==> flow/design.v <==
`timescale 1ns / 1ps
module Register_Bank_Block(
     input [15:0] ans_ex,
    input [15:0] ans_dm,
    input [15:0] ans_wb,
    input [15:0] imm,
    input [4:0] RA,
    input [4:0] RB,
    input [4:0] RW_dm,
    input [1:0] mux_sel_A,
    input [1:0] mux_sel_B,
    input imm_sel,
    input clk,
    output [15:0] A,
    output [15:0] B
    );
reg [15:0] RegBank [31:0];
reg [15:0] AR;
reg [15:0] BR;
wire [15:0] BI;
always @(posedge clk)
begin  
        AR = RegBank[RA];
        BR = RegBank[RB];
        RegBank[RW_dm] = ans_dm;
end
assign A = (mux_sel_A == 2'b00) ? AR :
    (mux_sel_A == 2'b01) ? ans_ex :
    (mux_sel_A == 2'b10) ? ans_dm :
    (mux_sel_A == 2'b11) ? ans_wb : 0 ;
assign BI = (mux_sel_B == 2'b00) ? BR :
    (mux_sel_B == 2'b01) ? ans_ex :
    (mux_sel_B == 2'b10) ? ans_dm :
    (mux_sel_B == 2'b11) ? ans_wb : 0 ;
assign B = (imm_sel == 1'b0) ? BI : imm ;
endmodule
* Step by step through the tools: Register_Bank_Block
What the tools print for Register_Bank_Block, step after step.
Line numbers count from 1 in the design file above.
A cell with n/a has no value.
- Design top :: Register_Bank_Block
- Clock port :: clk
- Standard-cell library :: sky130hd
- Timing corner :: tt_025C_1v80

* Word-level counts
Source: Yosys, flattened and elaborated, memories not mapped. Widths are those after wreduce; folded enables and synchronous resets count as part of the registers. Registers that Yosys merges into a memory's read port (data or address) are not register bits. Print and check cells do not count. Equal cells are merged and count once.
Yosys's memory passes give these memory sizes; they may raise the number of words (mostly to a power of two), join words into wider ones and drop unused or constant bits.
- Add/subtract/negate cells :: 0
- Multipliers :: 0
- Divide/modulo/power cells :: 0
- $lt $le $gt $ge :: 0
- Equality and inequality tests :: 6
- Shift operators :: 0
- Muxes and demuxes :: 9
- Bitwise gates (word level) :: 0
- Reductions and logical operators :: 2
** Operators by type and width (count)
- 2-to-1 mux 16 bit :: 9
- == test 2 bit (second input constant) :: 4
- == test 2 x 1 -> 1 bit (second input constant) :: 2
- logical NOT 2 bit :: 2
- Register bits after elaboration :: 0
- Bits in latches :: 0
- Memory bits (writable) :: 512
- ROM bits :: 0
- Word width x clocked read ports :: 32
- Memories kept :: 1
- Bits of input ports :: 85
- Word-level cells :: 18
** Memories
- RegBank :: depth 32, bits a word 16, rd ports 2, wr ports 1, line 17 : reg [15:0] RegBank [31:0];

* Longest topological paths
Yosys ltp: most cells in a row. Word level: on the elaborated netlist, between registers, memories and ports. Mapped: between sequential cells and ports; inverters and the memories' decode and read muxes count.
- Depth after elaboration :: 6
- ABC_AREA :: 1
- Mapped depth :: 12
- Mapped depth without buffers :: 9

* Netlist
Source: synth_stat.txt of the flow (Yosys; design flattened, memories mapped). It holds for the ABC_AREA given above (unset counts as 0); a run with the other value may have another netlist.
** Cells by type (count)
- sky130_fd_sc_hd__edfxtp_1 :: 512
- sky130_fd_sc_hd__nand2_1 :: 1508
- sky130_fd_sc_hd__nand3_1 :: 781
- sky130_fd_sc_hd__dfxtp_1 :: 32
- sky130_fd_sc_hd__buf_6 :: 49
- sky130_fd_sc_hd__buf_2 :: 84
- sky130_fd_sc_hd__buf_4 :: 38
- sky130_fd_sc_hd__a21oi_1 :: 39
- sky130_fd_sc_hd__nor2_1 :: 45
- sky130_fd_sc_hd__clkbuf_1 :: 40
- sky130_fd_sc_hd__inv_1 :: 39
- sky130_fd_sc_hd__o22ai_1 :: 14
- sky130_fd_sc_hd__o2111ai_1 :: 9
- sky130_fd_sc_hd__buf_8 :: 4
- sky130_fd_sc_hd__o21ai_0 :: 12
- sky130_fd_sc_hd__buf_1 :: 11
- sky130_fd_sc_hd__o211ai_1 :: 3
- sky130_fd_sc_hd__o21ai_1 :: 3
Other cell types: 6; their cells: 7.
- Cell count :: 3230
- Synthesis area :: 0.0279118 mm^2
- Area of sequential cells :: 0.0160154 mm^2
- Mapped flip-flops :: 544
- Buffer cells :: 226

* Timing after synthesis
Path of least setup slack by OpenSTA after synthesis, without wires, with an ideal clock, recovery checks aside; 20% of the period is set as input and as output delay. Where synthesis merged equal registers, the netlist keeps one of their names.
- Path type :: input-to-output
- Start point :: input mux_sel_B[1]
- End point :: output B[15]
- Period :: 2.43 ns
- Input delay :: 0.486 ns
- Launch time at the first pin :: 0.486 ns
- Arrival :: 1.416 ns
- Required time :: 1.944 ns
- Setup slack :: 0.528 ns
- Path delay :: 0.930 ns
- Stages :: 7
- Synthesis period reached :: 1.902 ns
"path delay" = arrival - input delay + setup time.
A path that ends at an output port has no setup time.
"stages" counts driving pins, that of a launching flip-flop among them; a cell with two outputs on the path counts twice.
"synthesis period reached" is the clock period less the worst setup slack; recovery checks do not enter. This is arithmetic on one report: input and output delays are still those of the set period (20% each).
Between the ends stands the longest chain of elaborated cells between them, by number of cells; it is not shown to be the way that was timed. Of several equally long chains one is given.
A line is the first line of the expression or statement that the cell stems from. Yosys adds cells for indexed reads and writes and turns some case tables into memories.
- Path through :: sky130_fd_sc_hd__buf_2 -> sky130_fd_sc_hd__nand2_1 -> sky130_fd_sc_hd__inv_1 -> sky130_fd_sc_hd__nand2_1 -> sky130_fd_sc_hd__nand2_1 -> sky130_fd_sc_hd__o22ai_1 -> sky130_fd_sc_hd__o21ai_0
- Cells in the longest elaborated chain :: 6
- Elaborated cells between the ends (all ways) :: 9
- RTL lines with such cells :: 5
** RTL lines, path post-synthesis
- start: declaration :: line 11 : input [1:0] mux_sel_B,
- == test 2 bit :: line 34 : (mux_sel_B == 2'b11) ? ans_wb : 0 ;
- 2-to-1 mux 16 bit :: line 34
- 2-to-1 mux 16 bit :: line 33 : (mux_sel_B == 2'b10) ? ans_dm :
- 2-to-1 mux 16 bit :: line 32 : (mux_sel_B == 2'b01) ? ans_ex :
- 2-to-1 mux 16 bit :: line 31 : assign BI = (mux_sel_B == 2'b00) ? BR :
- 2-to-1 mux 16 bit :: line 35 : assign B = (imm_sel == 1'b0) ? BI : imm ;
- end: declaration :: line 15 : output [15:0] B

* Timing after layout
From the final timing report of entry A: the path of least setup slack in the routed layout; clock arrival at registers is part of the times.
- Path type :: reg-to-output
- Start point :: register BR[1]
- End point :: output B[1]
- Period :: 2.01 ns
- Launch time at the first pin :: 0.61 ns
- Arrival :: 1.44 ns
- Required time :: 1.61 ns
- Setup slack :: 0.16 ns
- Stages :: 4
Between the ends stands the longest chain of elaborated cells between them, by number of cells; it is not shown to be the way that was timed. Of several equally long chains one is given.
- Path through :: sky130_fd_sc_hd__dfxtp_2 -> sky130_fd_sc_hd__a21oi_1 -> sky130_fd_sc_hd__a21oi_4 -> sky130_fd_sc_hd__buf_6
- Cells in the longest elaborated chain :: 2
- Elaborated cells between the ends (all ways) :: 2
- RTL lines with such cells :: 2
** RTL lines, path after layout
- start: declaration :: line 19 : reg [15:0] BR;
- 2-to-1 mux 16 bit :: line 31 : assign BI = (mux_sel_B == 2'b00) ? BR :
- 2-to-1 mux 16 bit :: line 35 : assign B = (imm_sel == 1'b0) ? BI : imm ;
- end: declaration :: line 15 : output [15:0] B

Data sheet: physical implementation of Register_Bank_Block

Register_Bank_Block through Yosys and OpenROAD on sky130hd: 2 stored runs, unordered, with their settings and measured results. The constraints put input and output delay at 20% of the set period each and load the outputs with 0.01 pF.
"reached clock period" means the clock period less the worst setup slack. The figure is calculated, with input and output delays left at 20% of the set period.
"critical setup path time": the worst setup path's part of the clock period (all of it between registers, 20% less for each end at a port) less its slack. A launch clock that arrives late makes it longer, a capture clock that arrives late makes it shorter.
By "total power of the final layout" is meant OpenSTA's value without simulated activity: inputs other than the clock are taken to toggle once in ten clock periods, and the tool carries that through the logic.

** Entry A
- Settings :: period_ns=2.01; CORE_UTILIZATION=36; SETUP_SLACK_MARGIN=0.42; CORE_ASPECT_RATIO=0.92; ABC_AREA=1; CTS_CLUSTER_SIZE=68; MAX_ROUTING_LAYER=met4; CAP_MARGIN=20; CORE_MARGIN=2; SLEW_MARGIN=20
- Reached clock period :: 1.847 ns
- Utilization of the finished layout :: 44.6%
- Critical setup path time :: 1.44 ns
- Type of the worst setup path :: reg-to-output
- Total power of the final layout :: 26,671 uW
- Sum of negative setup slack :: 0.000 ns
- Area inside the die boundary :: 0.0797774 mm^2
- Smallest hold slack :: 0.146 ns
- Area of the synthesized netlist :: 0.0279118 mm^2
- Standard-cell area after routing :: 0.0341265 mm^2
- Lowest setup slack :: 0.163 ns

** Entry B
- Settings :: period_ns=4.43; CORE_UTILIZATION=59; PLACE_DENSITY_LB_ADDON=0.1; CORE_ASPECT_RATIO=0.9; CORE_MARGIN=7; CELL_PAD_IN_SITES_DETAIL_PLACEMENT=2; TNS_END_PERCENT=30; ABC_AREA=0; MIN_ROUTING_LAYER=met2; MAX_ROUTING_LAYER=met4; CAP_MARGIN=20; SLEW_MARGIN=20
- Outcome :: no results, placement failed with DPL-0033
