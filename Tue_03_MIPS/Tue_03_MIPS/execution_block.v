==> flow/design.v <==
`timescale 1ns / 1ps
module execution_block(input [15:0] A,
                       input [15:0] B,
                       input [15:0] data_in,
                       input [5:0] op_dec,
                       input clk,
                       input reset,
                       output reg [15:0] ans_ex,
                       output reg [15:0] DM_data,
                       output reg [15:0] data_out,
                       output [1:0] flag_ex);
    wire [15:0] ans_tmp;
    wire [15:0] data_out_buff;
    reg [1:0] flag_prv;
    assign {flag_ex[0], ans_tmp} = (op_dec == 6'b000000) ? A + B :   
                                   (op_dec == 6'b000001) ? A + (~B) + 1 :   
                                   (op_dec == 6'b000010) ? {1'b0, B} :   
                                   (op_dec == 6'b000100) ? {1'b0, A & B} :   
                                   (op_dec == 6'b000101) ? {1'b0, A | B} :   
                                   (op_dec == 6'b000110) ? {1'b0, A ^ B} :   
                                   (op_dec == 6'b000111) ? {1'b0, ~B} :   
                                   (op_dec == 6'b001000) ? A + data_in :   
                                   (op_dec == 6'b001001) ? A + (~data_in) + 1 :   
                                   (op_dec == 6'b001010) ? {1'b0, data_in} :   
                                   (op_dec == 6'b001100) ? {1'b0, A & data_in} :   
                                   (op_dec == 6'b001101) ? {1'b0, A | data_in} :   
                                   (op_dec == 6'b001110) ? {1'b0, A ^ data_in} :   
                                   (op_dec == 6'b001111) ? {1'b0, ~data_in} :   
                                   (op_dec == 6'b010000) ? {1'b0, ans_ex} :   
                                   (op_dec == 6'b010001) ? {1'b0, ans_ex} :   
                                   (op_dec == 6'b010100) ? {1'b0, A} :   
                                   (op_dec == 6'b010101) ? {1'b0, A} :   
                                   (op_dec == 6'b010110) ? {1'b0, data_in} :   
                                   (op_dec == 6'b010111) ? {1'b0, ans_ex} :   
                                   (op_dec == 6'b011000) ? {1'b0, ans_ex} :   
                                   (op_dec == 6'b011001) ? {1'b0, A << B} :   
                                   (op_dec == 6'b011010) ? {1'b0, A >> B} :   
                                   (op_dec == 6'b011011) ? {1'b0, $signed(A) >>> B} :   
                                   (op_dec == 6'b011100) ? {flag_prv[0], ans_ex} :   
                                   (op_dec == 6'b011101) ? {flag_prv[0], ans_ex} :   
                                   (op_dec == 6'b011110) ? {flag_prv[0], ans_ex} :   
                                   (op_dec == 6'b011111) ? {flag_prv[0], ans_ex} :   
                                   {1'b0, 16'b0};   
    assign data_out_buff = (op_dec == 6'b010111) ? A : 0;   
    assign flag_ex[1] = (op_dec >= 6'b011100) ? flag_prv[1]:
                        (op_dec >= 6'b010000 & op_dec != 6'b010111) ? 0:
                         (ans_ex == 0) ? 1'b1 : 0;
    always @(posedge clk) begin
        if (reset) begin
            ans_ex = 0;
            data_out = 0;
            DM_data = 0;
        end
        else begin
            ans_ex = ans_tmp;
            data_out = data_out_buff;
            DM_data = B;
            flag_prv = flag_ex;
        end
    end
endmodule  
# From RTL to reports: execution_block
# What the tools print for execution_block, step after step.
# Lines are those of the file above, counted from 1.
# Operators carry their Yosys type and port widths (W data, S select, Z words).
# Library cell names are shortened.
setup:
  top_module: "execution_block"
  clock: "clk"
  lib: "sky130hd"
  corner: "tt_025C_1v80"

# Word-level counts
# Yosys after proc, flatten, opt, wreduce and memory -nomap, before mapping. Memory bits, and registers merged into a memory's read port (data or address), are not among the register bits. Print and check cells are not counted.
bits:
  out_inout_bits: 50
  register_bits: 50
  in_bits: 56
  wordCells: 98
op_classes:
  mux: 31
  reduce_and_logical: 4
  add_sub_neg: 6
  n_logic: 12
  n_shift: 3
  cmp: 2
  eq_ne: 36
ops:
  columns: ["operator", "n"]
  rows:
  - ["$mux W17", 28]
  - ["$ne A21 B21 Y1 const B", 4]
  - ["$eq A6 B5 Y1 const B", 14]
  - ["$eq A6 B4 Y1 const B", 7]
  - ["$ne A18 B18 Y1 const B", 2]
  - ["$add A16 B16 Y17", 2]
  - ["$add A16 B17 Y17", 2]
  - ["$not A16 Y17", 2]
  - ["$add A17 B1 Y17 const B", 2]
  - ["$and A16 B16 Y16", 2]
  - ["$or A16 B16 Y16", 2]
  - ["$xor A16 B16 Y16", 2]
  - ["$not A16 Y16", 2]
  - ["$ne A15 B15 Y1 const B", 2]
  - ["$eq A6 B3 Y1 const B", 4]
  - ["$shl A16 B16 Y16", 1]
  - ["$shr A16 B16 Y16", 1]
  - ["$sshr A16 B16 Y16", 1]
  - ["$logic_not A16 Y1", 1]
  - ["$ge A6 B5 Y1 const B", 2]
  - ["$reduce_and A8 Y1", 1]
  - ["$eq A6 B1 Y1 const B", 1]
  - ["$eq A6 B2 Y1 const B", 1]
  - ["$ne A6 B5 Y1 const B", 1]
  - ["$logic_not A6 Y1", 1]
  - ["$mux W1", 3]
  - ["$reduce_or A2 Y1", 1]
  - ["$and A1 B1 Y1", 1]
  - ["$not A1 Y1", 1]

# Longest topological paths
# Longest topological path by Yosys (ltp), each cell counted once; first at word level (registers and memories cut), then after technology mapping (sequential cells cut; the memories' decode and read muxes count).
depth:
  depth_word: 29
  abc_area: 0
  ltp_mapped: 14
  depth_no_buf: 12

# After synthesis
# The flow's flattened synthesis, as Yosys stat reports it; memories are mapped. The netlist is that of the ABC_AREA named above (0 if unset); the other value can give another one.
# Totals and module areas in this step are rounded.
mapped:
  cells: 1264
  buffers: 87
  area_um2: 9250
  seq_area_um2: 1020
  ff_cells: 50
by_type:
  columns: ["type", "n", "area_total_um2"]
  rows:
  - ["ha_1", 96, 1.2E+03]
  - ["dfxtp_1", 48, 960.922]
  - ["a21oi_1", 129, 645.619]
  - ["nor2_1", 130, 487.968]
  - ["o21ai_0", 69, 345.331]
  - ["nand2_1", 83, 311.549]
  - ["a221oi_1", 33, 289.027]
  - ["inv_1", 77, 289.027]
  - ["mux2i_1", 24, 240.23]
  - ["mux4_2", 10, 225.216]
  - ["nor3_1", 42, 210.202]
  - ["a211oi_1", 27, 202.694]
  - ["mux2_2", 18, 202.694]
  - ["o221ai_1", 23, 201.443]
  - ["buf_2", 37, 185.178]
  - ["xnor2_1", 19, 166.41]
  - ["o22ai_1", 22, 137.632]
  - ["clkbuf_1", 33, 123.869]
# Other cell types: 81; their cells: 344.

# Worst setup path after synthesis
# OpenSTA on the mapped netlist: ideal clock, no wires. The path of least setup slack (recovery checks aside). Input and output delay are each 20% of the period. Register names are those of the netlist, which keeps one name where synthesis merged equal registers.
synth_path:
  path_kind: "in2out"
  startpoint: "input port B[2]"
  endpoint: "output port flag_ex[0]"
  slack_ps: 367
  t_required_ps: 4168
  path_buffers: 3
  out_delay_ps: 1042
  in_delay_ps: 1042
  t_first_pin_ps: 1042
  stages: 14
  path_delay_ps: 2759
  tclk_ps: 5210
  arrival_ps: 3801
  synth_period_reached_ps: 4843
# "path_delay_ps" is the arrival time less input delay plus setup time.
# At an output port there is no setup time.
# "stages": output pins that drive a net of the path, with the launching flip-flop's if there is one; two outputs of one cell count as two.
# "synth_period_reached_ps" is the clock period less the worst setup slack; recovery checks do not enter. This is arithmetic on one report: input and output delays are still those of the set period (20% each).
# The rows between start and end are the longest chain of elaborated cells between them; the timing report does not say that the signal goes this way. Where chains are equally long, one stands for them.
# Each line given opens the expression or statement behind the cell; cells for indexed reads and writes are added by Yosys, which also makes memories of some case tables.
synth_via:
  cell_sequence: "inv_1 -> buf_2 -> buf_1 -> ha_1 -> buf_2 -> o21bai_1 -> a21oi_1 -> o31a_1 -> a221oi_2 -> o221ai_2 -> nor2_1 -> o211ai_1 -> a31o_2 -> o31a_1"
  elab_chain_len: 5
  cells_between: 6
  lines_between: 2
  cone_classes: "add/sub (3); mux (2); logic (1)"
synth_rtl:
  columns: ["item", "line_no", "rtl"]
  rows:
  - ["start: declaration", 3, "input [15:0] B,"]
  - ["$not A16 Y17", 16, "(op_dec == 6'b000001) ? A + (~B) + 1 :"]
  - ["$add A16 B17 Y17", 16, null]
  - ["$add A17 B1 Y17", 16, null]
  - ["$mux W17", 16, null]
  - ["$mux W17", 15, "assign {flag_ex[0], ans_tmp} = (op_dec == 6'b000000) ? A + B :"]
  - ["end: declaration", 11, "output [1:0] flag_ex);"]

execution_block on sky130hd: 2 stored runs with different settings, listed in no order. Input and output delays are each 20% of the period that was set; the output load is 0.01 pF.

--- stored run 1 ---
==> flow/run.sh <==
#!/bin/bash
# the make line also repeats the synthesis and layout settings of config.mk as NAME=value (left out here)
make -C /OpenROAD-flow-scripts/flow DESIGN_CONFIG=/design/flow/config.mk WORK_HOME=/design/flow/orfs CLKGATE_MAP_FILE= finish
==> flow/config.mk <==
export PLATFORM = sky130hd
export DESIGN_NAME = execution_block
export DESIGN_NICKNAME = execution_block
export VERILOG_FILES = /design/flow/design.v
export SDC_FILE = /design/flow/constraint.sdc
export NUM_CORES = 4
export LEC_CHECK = 0
export CAP_MARGIN = 25
export CORE_MARGIN = 5
export CORE_UTILIZATION = 51
export CTS_CLUSTER_SIZE = 86
export GPL_ROUTABILITY_DRIVEN = 0
export GPL_TIMING_DRIVEN = 1
export MAX_ROUTING_LAYER = met4
export MIN_ROUTING_LAYER = met2
export PLACE_DENSITY = 0.93
export SETUP_SLACK_MARGIN = 0.56
export SLEW_MARGIN = 20
export TNS_END_PERCENT = 75
==> flow/constraint.sdc <==
create_clock -name core_clock -period 2.81 [get_ports {clk}]
set_input_delay 0.5620 -clock core_clock [delete_from_list [all_inputs] [get_ports {clk}]]
set_output_delay 0.5620 -clock core_clock [all_outputs]
set_load 0.01 [all_outputs]

==> results, as YAML <==
outcome: "no final report: routing broke off with GRT-0116"

--- stored run 2 ---
==> flow/run.sh <==
#!/bin/bash
# the make line also repeats the synthesis and layout settings of config.mk as NAME=value (left out here)
make -C /OpenROAD-flow-scripts/flow DESIGN_CONFIG=/design/flow/config.mk WORK_HOME=/design/flow/orfs CLKGATE_MAP_FILE= finish
==> flow/config.mk <==
export PLATFORM = sky130hd
export DESIGN_NAME = execution_block
export DESIGN_NICKNAME = execution_block
export VERILOG_FILES = /design/flow/design.v
export SDC_FILE = /design/flow/constraint.sdc
export NUM_CORES = 4
export LEC_CHECK = 0
export ABC_AREA = 0
export CAP_MARGIN = 20
export CORE_MARGIN = 2
export CORE_UTILIZATION = 37
export MAX_ROUTING_LAYER = met4
export MIN_ROUTING_LAYER = met2
export PLACE_DENSITY_LB_ADDON = 0.1
export SETUP_SLACK_MARGIN = 1.71
export SLEW_MARGIN = 20
==> flow/constraint.sdc <==
create_clock -name core_clock -period 6.32 [get_ports {clk}]
set_input_delay 1.2640 -clock core_clock [delete_from_list [all_inputs] [get_ports {clk}]]
set_output_delay 1.2640 -clock core_clock [all_outputs]
set_load 0.01 [all_outputs]

==> results, as YAML <==
outcome: "no final report: routing broke off with GRT-0116"
