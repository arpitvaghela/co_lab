==> flow/design.v <==
`timescale 1ns / 1ps
module dc_block(
input [31:0]ins,
input clk,
input reset,
output reg [15:0] imm,
output reg[5:0]op_dec,
output [4:0] RW_dm,
output [1:0] mux_sel_A,
output [1:0] mux_sel_B,
output reg imm_sel,
output reg mem_en_ex,
output reg mem_rw_ex,
output reg mem_mux_sel_dm
    );
wire JMP,Cond_J,LD_fb,Imm,ld,ST;
assign JMP = (~ins[31] && ins[30] && ins[29] && ~ins[28] && ~ins[27] && ~ins[26]);
assign Cond_J = (~ins[31] && ins[30] && ins[29] && ins[28]);
assign LD_fb = (~ins[31] && ins[30] && ~ins[29] && ins[28] && ~ins[27] && ~ins[26] && ~ld_dff);
assign Imm = (~ins[31] && ~ins[30] && ins[29]);
assign ld = (~ins[31] && ins[30] && ~ins[29] && ins[28] && ~ins[27] && ~ins[26]);
assign ST = (~ins[31] && ins[30] && ~ins[29] && ins[28] && ~ins[27] && ins[26]);
wire [5:0]op_dec_tmp;
wire [14:0]extendand;
wire [14:0]extend;
assign op_dec_tmp = (reset==0?5'b0:ins[31:26]);
wire JCnor,ld_fb_dff_tmp;
reg ld_fb_dff;
assign JCnor = ~(JMP || Cond_J || ld_dff);
assign ld_fb_dff_tmp  = (reset==0?0:ld_fb_dff);
assign extend = (JCnor==0?15'b0:15'b111111111111111);
assign extendand[0] = (extend[0] && ins[11]);    
assign extendand[1] = (extend[1] && ins[12]); 
assign extendand[2] = (extend[2] && ins[13]); 
assign extendand[3] = (extend[3] && ins[14]); 
assign extendand[4] = (extend[4] && ins[15]); 
assign extendand[5] = (extend[5] && ins[16]); 
assign extendand[6] = (extend[6] && ins[17]); 
assign extendand[7] = (extend[7] && ins[18]); 
assign extendand[8] = (extend[8] && ins[19]); 
assign extendand[9] = (extend[9] && ins[20]); 
assign extendand[10] = (extend[10] && ins[21]); 
assign extendand[11] = (extend[11] && ins[22]); 
assign extendand[12] = (extend[12] && ins[23]); 
assign extendand[13] = (extend[13] && ins[24]); 
assign extendand[14] = (extend[14] && ins[25]); 
wire ldand,ld_dff_tmp,st_dff_tmp,lower_dff_tmp;
reg ld_dff,st_dff,lower_dff;
assign ldand = (ld && ~ld_dff);
assign ld_dff_tmp = (reset==0?0:ldand);
assign st_dff_tmp = (reset==0?0:ST);
assign lower_dff_tmp = (reset==0?0:ins[26]);
wire loweror,lowerand,ldff1_tmp,ldff2_tmp,ldff3_tmp,ldff4_tmp;
reg ldff_2;
assign loweror = (ld_dff || st_dff);
assign lowerand = (loweror && ~lower_dff);
assign ldff1_tmp = (reset==0?0:lower_dff);
assign ldff2_tmp = (reset==0?0:lowerand);
assign ldff3_tmp = (reset==0?0:loweror);
assign ldff4_tmp = (reset==0?0:ldff_2);
wire immdff_tmp;
assign immdff_tmp = (reset==0?0:Imm);
wire [15:0]immreg_tmp;
assign immreg_tmp = (reset==0?0:ins[15:0]);
reg [4:0]r1,r2,r3,r4,r5,r6;
wire [4:0]r1_tmp,r2_tmp,r3_tmp,r4_tmp,r5_tmp,r6_tmp;
assign r1_tmp = (reset==0?0:extendand[9:5]);
assign r2_tmp = (reset==0?0:extendand[14:10]);
assign r3_tmp = (reset==0?0:r2);
assign r4_tmp = (reset==0?0:r3);
assign r5_tmp = (reset==0?0:r4);
assign r6_tmp = (reset==0?0:extendand[4:0]);
assign RW_dm = r4;
wire comp1,comp2,comp3,comp4,comp5,comp6;
wire a1,a2,a3,a4;
assign comp1 = (r1==r3?1:0);
assign comp2 = (r1==r4?1:0);
assign comp3 = (r5==r1?1:0);
assign comp4 = (r3==r6?1:0);
assign comp5 = (r6==r4?1:0);
assign comp6 = (r5==r6?1:0);
assign a1 = (~comp1 && comp2);
assign a2 = (~comp1 && ~comp2 && comp3);
assign a3 = (~comp4 && comp5);
assign a4 = (~comp4 && ~comp5 && comp6);
wire [1:0]enc1,enc2;
assign enc1 = ((1 && (comp1==0) && (a1==0) && (a2==0))==1?2'b00:
                ((1 && (comp1==1) && (a1==0) && (a2==0))==1?2'b01:
					 ( (1 && (comp1==0 || comp1==1) && (a1==1) && (a2==0))==1?2'b10:2'b11)));
assign enc2 = ((1 && (comp4==0) && (a3==0) && (a4==0))==1?2'b00:
                ((1 && (comp4==1) && (a3==0) && (a4==0))==1?2'b01:
					 ( (1 && (comp4==0 || comp4==1) && (a3==1) && (a4==0))==1?2'b10:2'b11)));
assign mux_sel_A = enc1;
assign mux_sel_B = enc2;
always @(posedge clk)
begin
op_dec <= op_dec_tmp;
ld_fb_dff <= ld_fb_dff_tmp;
ld_dff <= ld_dff_tmp;
st_dff <= st_dff_tmp;
lower_dff <= lower_dff_tmp;
mem_rw_ex <= ldff1_tmp;
ldff_2 <= ldff2_tmp;
mem_mux_sel_dm <= ldff4_tmp;
mem_en_ex <= ldff3_tmp;
imm_sel <= immdff_tmp;
imm <= immreg_tmp;
r1 <= r1_tmp;
r2 <= r2_tmp;
r3 <= r3_tmp;
r4 <= r4_tmp;
r5 <= r5_tmp;
r6 <= r6_tmp;
end
endmodule
# Step by step through the tools: dc_block
# What the tools print for dc_block, step after step.
# Lines are those of the file above, counted from 1.
# Library cell names are shortened.
# The mark -- stands for no value.
# inputs
top	dc_block
clk_port	clk
cell_library	sky130hd
corner	tt_025C_1v80

# Word-level counts
# Yosys after proc, flatten, opt, wreduce and memory -nomap, before mapping. Enables and synchronous resets that opt folds into registers are not counted as muxes. Memory bits, and registers merged into a memory's read port (data or address), are not among the register bits. Print and check cells are not counted. Equal cells are merged and count once.
# op_classes
n_logic	16
reduce_and_logical	53
n_mux	13
eq_ne	12
# op_table
cell	n
logical AND 32 x 1 -> 1 bit (first input constant)	4
logical AND 1 bit	46
== test 5 bit	6
inverter 1 bit	16
two-way mux 15 bit	1
two-way mux 2 bit	4
two-way mux 1 bit	8
== test 1 bit (second input constant)	6
logical OR 1 bit	3
# bits
regBits	60
elab_cells	110
out_inout_bits	35

# Longest topological paths
# Longest topological path by Yosys (ltp), each cell counted once; first at word level (registers and memories cut), then after technology mapping (sequential cells cut; the memories' decode and read muxes count).
# logic_depth
depth_word	11
ABC_AREA	1
mapped_depth	8
ltp_nobuf	8

# Synthesis result
# Yosys stat after the flow's synthesis: flattened, memories mapped to cells. It holds for the ABC_AREA given above (unset counts as 0); a run with the other value may have another netlist.
# Totals and module areas in this step are rounded.
# synth_totals
ffs	59
mapped_area_um2	2200
cells	296
# types
type	n	type_area_um2
dfxtp_1	59	1.18E+03
nand2_1	103	386.621
inv_1	61	228.97
xnor2_1	12	105.101
nor2_1	22	82.579
nor2_2	12	75.072
buf_2	5	25.024
nand3_1	5	25.024
o21bai_4	1	18.768
xor2_1	2	17.517
buf_8	1	15.014
nand3b_1	2	15.014
buf_6	1	11.261
inv_2	3	11.261
a21oi_1	2	10.01
nand3_2	1	10.01
nor3_1	2	10.01
buf_4	1	7.507
nor4_1	1	6.256

# Timing after synthesis
# Source: OpenSTA report_checks on the synthesized netlist (no wires, ideal clock, input and output delay 20% of the period each), path of least setup slack; recovery checks are left aside. Register names are those of the netlist, which keeps one name where synthesis merged equal registers.
# synth_path
path_type	register -> output
from	reg r4[4]
to	out mux_sel_B[1]
arrival_time_ns	0.972
driving_pins	7
out_delay_ns	0.320
t_required_ns	1.280
slack_ns	0.308
path_buffers	0
tclk_ns	1.6
path_delay_ns	0.972
launch_ns	0.000
period_less_setup_slack_ns	1.292
# "path_delay_ns" = arrival - input delay + setup time.
# A path that ends at an output port has no setup time.
# "driving_pins" counts driving pins, that of a launching flip-flop among them; a cell with two outputs on the path counts twice.
# "period_less_setup_slack_ns" is the clock period less the worst setup slack; recovery checks do not enter. This is arithmetic on one report: input and output delays are still those of the set period (20% each).
# The rows between start and end are the longest chain of elaborated cells between them; the timing report does not say that the signal goes this way. Where chains are equally long, one stands for them.
# A line is the first line of the expression or statement that the cell stems from. Yosys adds cells for indexed reads and writes and turns some case tables into memories.
# synth_via
path_cell_list	dfxtp_1 inv_1 nand2_1 nand2_1 nor2_1 nand3_1 a21oi_1
elab_chain_len	10
cone_cells	16
cone_classes	eq/ne: 3; mux: 3; logic: 3; reduce/logical: 7
# synth_rtl
element	line	source
start: declaration	65	reg [4:0]r1,r2,r3,r4,r5,r6;
start: assignment	111	r4 <= r4_tmp;
== test 5 bit	80	assign comp5 = (r6==r4?1:0);
two-way mux 1 bit	80
inverter 1 bit	85	assign a4 = (~comp4 && ~comp5 && comp6);
logical AND 1 bit (2 in a row)	85
inverter 1 bit	91	((1 && (comp4==1) && (a3==0) && (a4==0))==1?2'b01:
logical AND 1 bit	91
== test 1 bit	91
two-way mux 2 bit	91
two-way mux 2 bit	90	assign enc2 = ((1 && (comp4==0) && (a3==0) && (a4==0))==1?2'b00:
end: declaration	10	output [1:0] mux_sel_B,

# Path in the finished layout
# Path of least setup slack in the final report of flow run A (OpenROAD, finished layout, wires in). Where an end is a register, its clock arrival counts in the times.
# layout_path
path_type	register -> output
from	reg r6[0]
to	out mux_sel_B[0]
launch_ns	0.33
tclk_ns	1.21
slack_ns	-0.40
arrival_time_ns	1.37
driving_pins	10
path_buffers	1
t_required_ns	0.97
out_delay_ns	0.24
# The rows between start and end are the longest chain of elaborated cells between them; the timing report does not say that the signal goes this way. Where chains are equally long, one stands for them.
# layout_via
path_cell_list	dfxtp_2 nand2_1 inv_1 nor2_1 nor2_2 nand3_1 inv_1 nand2_1 nand2_1 buf_2
elab_chain_len	11
cone_cells	26
cone_classes	eq/ne: 6; mux: 6; logic: 4; reduce/logical: 10
# layout_rtl
element	line	source
start: declaration	65	reg [4:0]r1,r2,r3,r4,r5,r6;
start: assignment	113	r6 <= r6_tmp;
== test 5 bit	79	assign comp4 = (r3==r6?1:0);
two-way mux 1 bit	79
inverter 1 bit	85	assign a4 = (~comp4 && ~comp5 && comp6);
logical AND 1 bit (2 in a row)	85
inverter 1 bit	92	( (1 && (comp4==0 || comp4==1) && (a3==1) && (a4==0))==1?2'b10:2'b11)));
logical AND 1 bit	92
== test 1 bit	92
two-way mux 1 bit	92
two-way mux 2 bit	91	((1 && (comp4==1) && (a3==0) && (a4==0))==1?2'b01:
two-way mux 2 bit	90	assign enc2 = ((1 && (comp4==0) && (a3==0) && (a4==0))==1?2'b00:
end: declaration	10	output [1:0] mux_sel_B,

# Top module dc_block; platform sky130hd; tools Yosys and OpenROAD; 2 stored runs in no particular order. Input and output delays are each 20% of the period that was set; the output load is 0.01 pF.
# "achievedPeriod_ns": clock period set for the run, less the worst setup slack. It is reckoned from that one timing run; input and output delays stay at 20% of the period that was set.
# By "worst_path_ns" is meant the share of the clock period that the worst setup path is allowed (20% is reserved at inputs, 20% at outputs), minus its slack. Clock arrival times at its registers enter into it.
# "final_power_mw": no workload was simulated; the value follows from the tool's default switching activity.
# Values from the reports are rounded here.
# A setting shown as . is not set for that run.
setting or result,flow run A,flow run B
period_ns,1.21,1.61
CORE_UTILIZATION,46,38
SETUP_SLACK_MARGIN,-0.1,0.25
PLACE_DENSITY_LB_ADDON,0.2,.
ABC_AREA,1,.
GPL_ROUTABILITY_DRIVEN,1,0
CAP_MARGIN,5,20
MAX_ROUTING_LAYER,met4,met5
CORE_MARGIN,2,3
SLEW_MARGIN,20,20
PLACE_DENSITY,.,0.6
HOLD_SLACK_MARGIN,.,0.2
CELL_PAD_IN_SITES_GLOBAL_PLACEMENT,.,0
CELL_PAD_IN_SITES_DETAIL_PLACEMENT,.,1
CTS_CLUSTER_SIZE,.,89
CTS_CLUSTER_DIAMETER,.,183
MIN_ROUTING_LAYER,.,met1
finalUtil_pct,69,66
synth_area_um2,2200,2000
final_power_mw,4.2,3.3
holdWs_ns,0.20,0.43
worst_setup_slack_ns,-0.40,-0.27
achievedPeriod_ns,1.608,1.883
dieArea_um2,5400,6200
tns_setup_ns,-1.7,-0.95
layout_stdcell_area_um2,3300,3200
worst_path_ns,1.37,1.56
worstPathKind,register -> output,register -> output
